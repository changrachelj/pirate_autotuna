==> flow/design.v <==
module period_detect(
    input wire clock,
    input wire [15:0] in,
    output reg [15:0] out = 139,
    output reg ena = 1'b0);
    reg  current;            
    reg  prev;               
    reg  [15:0] period;     
    reg  reset;
    reg [15:0] count = 0;
    always @(posedge clock) begin
        current <= in[15];
        prev <= current;
        if(~current & prev) begin  
            period <= count;
            reset <= 1'b1;
        end    
        if(reset == 1'b1) begin
            count <= 0;
            reset <= 1'b0;
            ena <= 1'b1;
        end else begin  
            count <= count + 1;  
        end
    end
    always@ (posedge clock)
        out <= period;
endmodule: period_detect
### Tool chain data of period_detect

Tool output for the design above, in the order of the flow.
Line numbers count from 1 in the design file above.
Operators carry their Yosys type and port widths (W data, S select, Z words).
Cell names lack the library's common part.
Not given: --

* top: period_detect
* clock: clock
* standard-cell library: sky130hd
* corner: tt_025C_1v80

### After elaboration

Source: Yosys, flattened and elaborated, memories not mapped. Widths are those after wreduce; folded enables and synchronous resets count as part of the registers. Registers that Yosys merges into a memory's read port (data or address) are not register bits. Print and check cells do not count. Equal cells are merged and count once.

* bitwise operators: 2
* add/sub/neg operators: 1
* muxes and demuxes: 1

Operators by type and width (number)
* $add A16 B1 Y16 const B: 1
* $and A1 B1 Y1: 1
* $not A1 Y1: 1
* $mux W1: 1

* output and inout bits: 17
* register bits after elaboration: 52

### Longest topological paths

Yosys ltp: most cells in a row. Word level: on the elaborated netlist, between registers, memories and ports. Mapped: between sequential cells and ports; inverters and the memories' decode and read muxes count.

* depth in word-level cells: 3
* ABC_AREA: 0
* gate-level depth with buffers: 4

### After synthesis

Source: synth_stat.txt of the flow (Yosys; design flattened, memories mapped). It holds for the ABC_AREA given above (unset counts as 0); a run with the other value may have another netlist.
Totals and module areas in this step are rounded.

* flip-flops: 52
* buffers: 2
* mapped cells: 119
* mapped area: 1630 sq um
* sequential part of the area: 1210 sq um

Cells by type
* dfxtp_1: number 35, area in all 700.672 sq um
* edfxtp_1: number 17, area in all 510.49 sq um
* a21oi_1: number 8, area in all 40.038 sq um
* nor2b_1: number 6, area in all 37.536 sq um
* o31ai_1: number 5, area in all 37.536 sq um
* or4_1: number 5, area in all 37.536 sq um
* mux2_2: number 3, area in all 33.782 sq um
* nand3_1: number 6, area in all 30.029 sq um
* nor2_1: number 7, area in all 26.275 sq um
* nand4_1: number 4, area in all 25.024 sq um
* nand4_4: number 1, area in all 21.27 sq um
* nor4_1: number 3, area in all 18.768 sq um
* xor2_1: number 2, area in all 17.517 sq um
* o21ai_0: number 3, area in all 15.014 sq um
* or3_2: number 2, area in all 15.014 sq um
* ha_1: number 1, area in all 12.512 sq um
* inv_1: number 3, area in all 11.261 sq um
* nand2_1: number 3, area in all 11.261 sq um

Other cell types: 4; their cells: 5.

### Path before layout

Path of least setup slack by OpenSTA after synthesis, without wires, with an ideal clock, recovery checks aside; 20% of the period is set as input and as output delay. Where synthesis merged equal registers, the netlist keeps one of their names.

* path kind: reg-to-reg
* from: register count[0]
* to: register count[14]
* buffers on the path: 0
* library setup time: 0.121 ns
* driving pins on the path: 5
* data arrival time: 1.425 ns
* period: 2.37 ns
* path delay: 1.546 ns
* required time: 2.249 ns
* slack: 0.824 ns
* synthesis period reached: 1.546 ns

"path delay" = arrival - input delay + setup time.
"driving pins on the path" counts driving pins, that of a launching flip-flop among them; a cell with two outputs on the path counts twice.
"synthesis period reached" = period - worst setup slack (recovery checks aside). The figure is calculated, with input and output delays left at 20% of the set period.
The rows between start and end are the longest chain of elaborated cells between them; the timing report does not say that the signal goes this way. Where chains are equally long, one stands for them.
A line is the first line of the expression or statement that the cell stems from. Yosys adds cells for indexed reads and writes and turns some case tables into memories.

* cell sequence: dfxtp_1 > ha_1 > nand4_4 > nor4_1 > mux2_2
* length of the longest elaborated chain: 1
* elaborated cells on any way between the ends: 1
* those cells by class: 1 x add/sub

RTL lines, path after synthesis
* from (decl): line 10 `reg [15:0] count = 0;`
* from (assign): line 19 `count <= 0;`
* from (assign): line 23 `count <= count + 1;`
* $add A16 B1 Y16: line 23
* to (assign): line 19
* to (assign): line 23
* to (decl): line 10

### Timing after layout

Path of least setup slack in the final report of stored run 1 (OpenROAD, finished layout, wires in). Where an end is a register, its clock arrival counts in the times.

* path kind: reg-to-reg
* from: register count[7]
* to: register count[9]
* library setup time: 0.06 ns
* period: 1.23 ns
* slack: -0.14 ns
* buffers on the path: 2
* driving pins on the path: 6
* required time: 1.47 ns
* data arrival time: 1.61 ns

The rows between start and end are the longest chain of elaborated cells between them; the timing report does not say that the signal goes this way. Where chains are equally long, one stands for them.

* cell sequence: dfxtp_4 > nand4_1 > buf_6 > buf_6 > or4_4 > a21oi_2
* length of the longest elaborated chain: 1
* elaborated cells on any way between the ends: 1
* those cells by class: 1 x add/sub

RTL lines, path post-layout
* from (decl): line 10 `reg [15:0] count = 0;`
* from (assign): line 19 `count <= 0;`
* from (assign): line 23 `count <= count + 1;`
* $add A16 B1 Y16: line 23
* to (assign): line 19
* to (assign): line 23
* to (decl): line 10

FLOW RESULTS
============

2 stored runs of period_detect in the flow (synthesis by Yosys, layout by OpenROAD, sky130hd cells), in arbitrary order. Constraints: input delay and output delay 20% of the set period each, output load 0.01 pF.
"period reached" is the run's clock period less its worst setup slack. It is reckoned from that one timing run; input and output delays stay at 20% of the period that was set.
Values from the reports are rounded here.

### Stored run 1

Settings: `period_ns=1.23`, `CORE_UTILIZATION=32`, `SETUP_SLACK_MARGIN=0.36`, `PLACE_DENSITY_LB_ADDON=0.09`, `CORE_MARGIN=6`, `ABC_AREA=0`, `GPL_ROUTABILITY_DRIVEN=0`, `CTS_CLUSTER_SIZE=32`, `CAP_MARGIN=20`, `SLEW_MARGIN=20`

- Synthesis area: 1630 sq um
- Die outline area: 6940 sq um
- Period reached: 1.369 ns
- Std-cell area (final layout): 2550 sq um
- Smallest setup slack: -0.139 ns
- Final design utilization: 53.0 %

### Stored run 2

Settings: `period_ns=1.37`, `CORE_UTILIZATION=37`, `PLACE_DENSITY_LB_ADDON=0.02`, `CORE_MARGIN=4`, `TNS_END_PERCENT=40`, `ABC_AREA=1`, `GPL_TIMING_DRIVEN=1`, `MAX_ROUTING_LAYER=met4`, `CAP_MARGIN=20`, `SLEW_MARGIN=20`

- Period reached: 1.223 ns
- Synthesis area: 1690 sq um
- Std-cell area (final layout): 2060 sq um
- Final design utilization: 46.9 %
- Smallest setup slack: 0.147 ns
- Die outline area: 5720 sq um
